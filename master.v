==> flow/design.v <==
`timescale 1 ns / 1 ps
module master
(
input CMD_RCVD,
input clk, 
input a_rst,
input [7:0] addr,
input [3:0] ctrl,
input [119:0] data15, 
input rw,
output mode,  
input AWREADY, 
input WREADY,
input BVALID,
input BRESP,
input ARREADY,
input RVALID,
input [7:0] RDATA,
output reg AWVALID, 
output reg WVALID,
output reg BREADY,
output reg [11:0] AWADDR,  
output reg [11:0] ARADDR,
output reg [7:0] WDATA,
output reg ARVALID,
output reg RREADY,
output reg [119:0] answer,
input RLAST,
output reg WLAST,
output reg [3:0] state
);
reg [3:0] I;  
reg [3:0] N;  
reg [3:0] N2;  
reg [4:0] L;  
reg [3:0] L2;  
reg flag;
wire BURST;
reg [119:0] preanswer;
localparam 
	IDLE = 4'b0000, 
	WADDR = 4'b0001, 
	WDATAST = 4'b0010,
	WRES = 4'b0011, 
	RADDR = 4'b0100, 
	RDATAST = 4'b0101,
	RRES = 4'b0110, 
	OK = 1'b1,  
	READ = 1'b0, 
	WRITE = 1'b1;   
always @(posedge clk, posedge a_rst) 
  begin
    if (a_rst) 
     begin 
			state <= IDLE; 
		 end 
		else 
	   begin
	   	case(mode)
	   		WRITE:
	   		 begin
			   	case(state)
			   		IDLE: 
			   		 begin
			   		 	N <= 0; 
			   		 	I <= 0;
			   		 	answer <= 0;
			   		 	if (CMD_RCVD)
			   		 		state <= WADDR; 
			   		 end 
			   		WADDR: 
			   		 begin
			   		 	N <= ctrl;
							N2 <= ctrl - 1; 
							AWADDR <= {addr,ctrl};
							AWVALID <= 1;
							if(AWREADY==1) begin
						    WDATA <= data15[I*8 +: 7];
						    I <= I + 1;  
						    WVALID <= 1;
						    AWADDR <= 0;
						    AWVALID <= 0;
						    BREADY <= 1;
						    if(~BURST)
						    	WLAST <= 1;
						  end
						  if(AWREADY)
			   		 		state <= WDATAST;
			   		 end 
			   		WDATAST: 
			   		 begin
			   		 	if(I == N) begin
						    WLAST <= 0;
						    WVALID <= 0;
						    WDATA <= 0;
						  end
							else if(I == N2) begin
						    WLAST <= 1;
						  end
							if(WREADY == 1) begin  
						    I <= I + 1;
						    WDATA <= data15[I*8 +: 7];
						    WVALID <= 1;
    					end
			   		 	if (I == N)
			   		 		state <= WRES;
			   		 end
			   		WRES: 
			   		 begin
			   		 	if(BVALID == 1)
			   		 		BREADY <= 0;
			   		 	WLAST <= 0;
			   		 	if(BVALID == 1)
			   		 		state <= IDLE;
			   		 end
			   		default: state <= IDLE; 
			   	endcase 
			   end
			 	READ: 
			 	 begin
			 	 	case(state)
			 	 		IDLE:
			 	 		 begin
			 	 		 	N <= 0; 
			   		 	I <= 0;
			   		 	preanswer <= 0;
							if (CMD_RCVD)
								RREADY <= 1;
			 	 		 	if (CMD_RCVD)
			 	 		 		state <= RADDR;
			 	 		 end 
			 	 		RADDR:
			 	 		 begin
			 	 			ARADDR <= {addr,ctrl};
							ARVALID <= 1;
							N <= ctrl;
							if(ARREADY==1) begin
							    preanswer[I*8 +: 7] = RDATA;  
							    I <= I + 1;
							    ARADDR <= 0;
							    ARVALID <= 0;
							end
							if (ARREADY)
								state <= RDATAST;
							if ((RLAST == 1) & (RVALID == 1)) begin
								RREADY <= 0;
			 	 		 		answer <= preanswer;
			 	 		 	end
			 	 		 	if ((RLAST == 1) & (RVALID == 1))
			 	 		 		state <= IDLE; 
			 	 		 end
			 	 		RDATAST:
			 	 		 begin
			 	 		 	if(I == N)
							  RREADY <= 0;
							if (RVALID == 1) begin
						    I <= I + 1;
						    preanswer[I*8 +: 7] = RDATA;
						    RREADY <= 1;
						  end
						  if ((RLAST == 1) & (RVALID == 1))
						  	answer <= preanswer;
			 	 		 	if ((RLAST == 1) & (RVALID == 1))
			 	 		 		state <= IDLE; 
			 	 		 end
			 	 		 default: state <= IDLE;
			 	 	endcase
			 	 end
		   endcase
	   end 
  end
  assign mode = rw;
  assign BURST = (ctrl != 1);
endmodule  
; ---- From RTL to reports: master
; The steps from the RTL of master to its reports follow in flow order.
; Lines are those of the file above, counted from 1.
; Operators carry their Yosys type and port widths (W data, S select, Z words).
; The mark -- stands for no value.
[setup]
top_module = master
clk_port = clk
library = sky130hd
lib_corner = tt_025C_1v80

; ---- Word level
; Counts by Yosys on the flattened word-level netlist (proc, flatten, opt, wreduce; memories kept). Register bits leave out memories and registers merged into their read ports (data or address). Print and check cells are left out. Cells with the same type and inputs are merged into one.
[word_totals]
wordCells = 127
ff_bits = 294
input_bits = 151
output_inout_bits = 163
[classes]
n_reduce_logical = 16
shift = 3
add_sub_neg = 3
equal = 33
n_logic = 6
muxes = 51
[ops]
columns = operator, count
row1 = $mux W120, 6
row2 = $pmux W120 S2, 2
row3 = $pmux W120 S3, 1
row4 = $and A120 B120 Y120, 1
row5 = $or A120 B120 Y120, 1
row6 = $shiftx A120 B8 Y7, 1
row7 = $not A120 Y120, 1
row8 = $shift A7 B33 Y120, 1
row9 = $shift A7 B33 Y120 const A, 1
row10 = $mux W4, 12
row11 = $ne A3 B3 Y1 const B, 14
row12 = $pmux W4 S2, 5
row13 = $pmux W4 S3, 3
row14 = $neg A7 Y33, 1
row15 = $mux W8, 3
row16 = $pmux W8 S2, 1
row17 = $pmux W4 S4, 1
row18 = $reduce_and A5 Y1, 3
row19 = $reduce_and A7 Y1, 2
row20 = $mux W1, 13
row21 = $reduce_and A3 Y1, 4
row22 = $reduce_and A6 Y1, 2
row23 = $ne A2 B2 Y1 const B, 5
row24 = $ne A4 B1 Y1 const B, 2
row25 = $eq A4 B2 Y1 const B, 2
row26 = $eq A4 B3 Y1 const B, 2
row27 = $eq A4 B4 Y1, 2
row28 = $reduce_bool A3 Y1, 2
; Other operator kinds: 14; their cells: 18.

; ---- Longest topological paths
; Longest topological path by Yosys (ltp), each cell counted once; first at word level (registers and memories cut), then after technology mapping (sequential cells cut; the memories' decode and read muxes count).
[logic_depth]
depth_word = 9
ABC_AREA = 0
ltp_mapped = 14
mapped_depth_nobuf = 7

; ---- After synthesis
; The flow's flattened synthesis, as Yosys stat reports it; memories are mapped. The netlist is that of the ABC_AREA named above (0 if unset); the other value can give another one.
[synth_totals]
cells = 1330
sequential_area_um2 = 8753.4
area_um2 = 15338.5
ff_cells = 292
buf_cells = 111
[by_type]
columns = type, count
row1 = sky130_fd_sc_hd__edfxtp_1, 289
row2 = sky130_fd_sc_hd__mux2i_1, 110
row3 = sky130_fd_sc_hd__nor2_1, 154
row4 = sky130_fd_sc_hd__mux4_2, 21
row5 = sky130_fd_sc_hd__nand2_1, 119
row6 = sky130_fd_sc_hd__a21oi_1, 82
row7 = sky130_fd_sc_hd__nand3_1, 68
row8 = sky130_fd_sc_hd__nor2b_1, 49
row9 = sky130_fd_sc_hd__clkbuf_1, 70
row10 = sky130_fd_sc_hd__and2_1, 23
row11 = sky130_fd_sc_hd__o22ai_1, 23
row12 = sky130_fd_sc_hd__o21ai_0, 28
row13 = sky130_fd_sc_hd__nor3_1, 27
row14 = sky130_fd_sc_hd__a32oi_1, 15
row15 = sky130_fd_sc_hd__buf_2, 25
row16 = sky130_fd_sc_hd__a22oi_1, 16
row17 = sky130_fd_sc_hd__mux2_2, 8
row18 = sky130_fd_sc_hd__xor2_1, 10
; Other cell types: 61; their cells: 193.

; ---- Timing after synthesis
; Path of least setup slack by OpenSTA after synthesis, without wires, with an ideal clock, recovery checks aside; 20% of the period is set as input and as output delay. Where synthesis merged equal registers, the netlist keeps one of their names.
[synth_path]
kind = input-to-reg
startpoint = in rw
endpoint = reg RREADY
stages = 4
setup_ns = 0.322
in_delay_ns = 4.260
t_first_pin_ns = 4.260
setup_slack_ns = 4.194
n_path_buf = 2
delay_ns = 12.846
t_arrival_ns = 16.784
tclk_ns = 21.3
t_required_ns = 20.978
period_less_setup_slack_ns = 17.106
; "delay_ns" = arrival - input delay + setup time.
; "stages" counts driving pins, that of a launching flip-flop among them; a cell with two outputs on the path counts twice.
; "period_less_setup_slack_ns" is the clock period less the worst setup slack; recovery checks do not enter. This is arithmetic on one report: input and output delays are still those of the set period (20% each).
; The rows between start and end are the longest chain of elaborated cells between them; the timing report does not say that the signal goes this way. Where chains are equally long, one stands for them.
; Each line given opens the expression or statement behind the cell; cells for indexed reads and writes are added by Yosys, which also makes memories of some case tables.
; A register here has more assigning lines than the two given.
[synth_between]
cell_sequence = sky130_fd_sc_hd__clkbuf_1 > sky130_fd_sc_hd__clkbuf_1 > sky130_fd_sc_hd__nor4_1 > sky130_fd_sc_hd__nor3b_1
elab_chain_cells = 2
cone_cells = 2
lines_between = 0
cone_classes = 1 x logic; 1 x reduce/logical
[synth_rtl]
columns = item, line
row1 = "start, declared", 10  ; input rw,
row2 = $not A1 Y1, --
row3 = $reduce_and A6 Y1, --
row4 = "end, assigned", 128  ; RREADY <= 1;
row5 = "end, assigned", 146  ; RREADY <= 0;
row6 = "end, declared", 26  ; output reg RREADY,

; ---- Worst path after layout
; Path of least setup slack in the final report of run A (OpenROAD, finished layout, wires in). Where an end is a register, its clock arrival counts in the times.
[layout_path]
kind = input-to-output
startpoint = in rw
endpoint = out mode
setup_slack_ns = 17.43
t_required_ns = 24.88
t_arrival_ns = 7.45
tclk_ns = 31.1
in_delay_ns = 6.22
n_path_buf = 2
out_delay_ns = 6.22
stages = 2
t_first_pin_ns = 6.22
[layout_between]
cell_sequence = sky130_fd_sc_hd__buf_4 > sky130_fd_sc_hd__clkdlybuf4s50_1
elab_chain_cells = 0
cone_cells = 0
lines_between = 0
[layout_rtl]
columns = item, line
row1 = "start, declared", 10  ; input rw,
row2 = "end, declared", 11  ; output mode,

; Stored flow runs of master (2 of them; Yosys, OpenROAD, sky130hd). They differ in their settings and are not a sequence. Constraints: input delay and output delay 20% of the set period each, output load 0.01 pF.
; By "timing.achieved_period_ns" is meant the clock period of the run minus its worst setup slack. This is arithmetic on one report: input and output delays are still those of the set period (20% each).
; "fin_power_mw" is the tool's figure for a default switching activity; nothing was simulated.

[run A: settings]
period_ns = 31.1
CAP_MARGIN = 20
CORE_MARGIN = 2
CORE_UTILIZATION = 40
SLEW_MARGIN = 20
[run A: results]
yosys_chip_area_um2 = 15338.5
total_die_area_um2 = 39928.0
post_route_stdcell_area_um2 = 19860.3
setup_worst_slack_ns = 17.432
tns_ns = 0.000
hold_worst_slack_ns = 0.551
fin_power_mw = 1.560
timing.achieved_period_ns = 13.668

[run B: settings]
period_ns = 20.3
CORE_UTILIZATION = 56
SETUP_SLACK_MARGIN = 3.87
PLACE_DENSITY = 0.63
CORE_ASPECT_RATIO = 1.0
CELL_PAD_IN_SITES_DETAIL_PLACEMENT = 1
ABC_AREA = 0
CTS_CLUSTER_SIZE = 37
CTS_CLUSTER_DIAMETER = 206
CAP_MARGIN = 40
CORE_MARGIN = 2
SLEW_MARGIN = 20
[run B: results]
yosys_chip_area_um2 = 15338.5
total_die_area_um2 = 28730.2
post_route_stdcell_area_um2 = 19004.5
setup_worst_slack_ns = 11.152
tns_ns = 0.000
hold_worst_slack_ns = 0.573
fin_power_mw = 2.167
timing.achieved_period_ns = 9.148
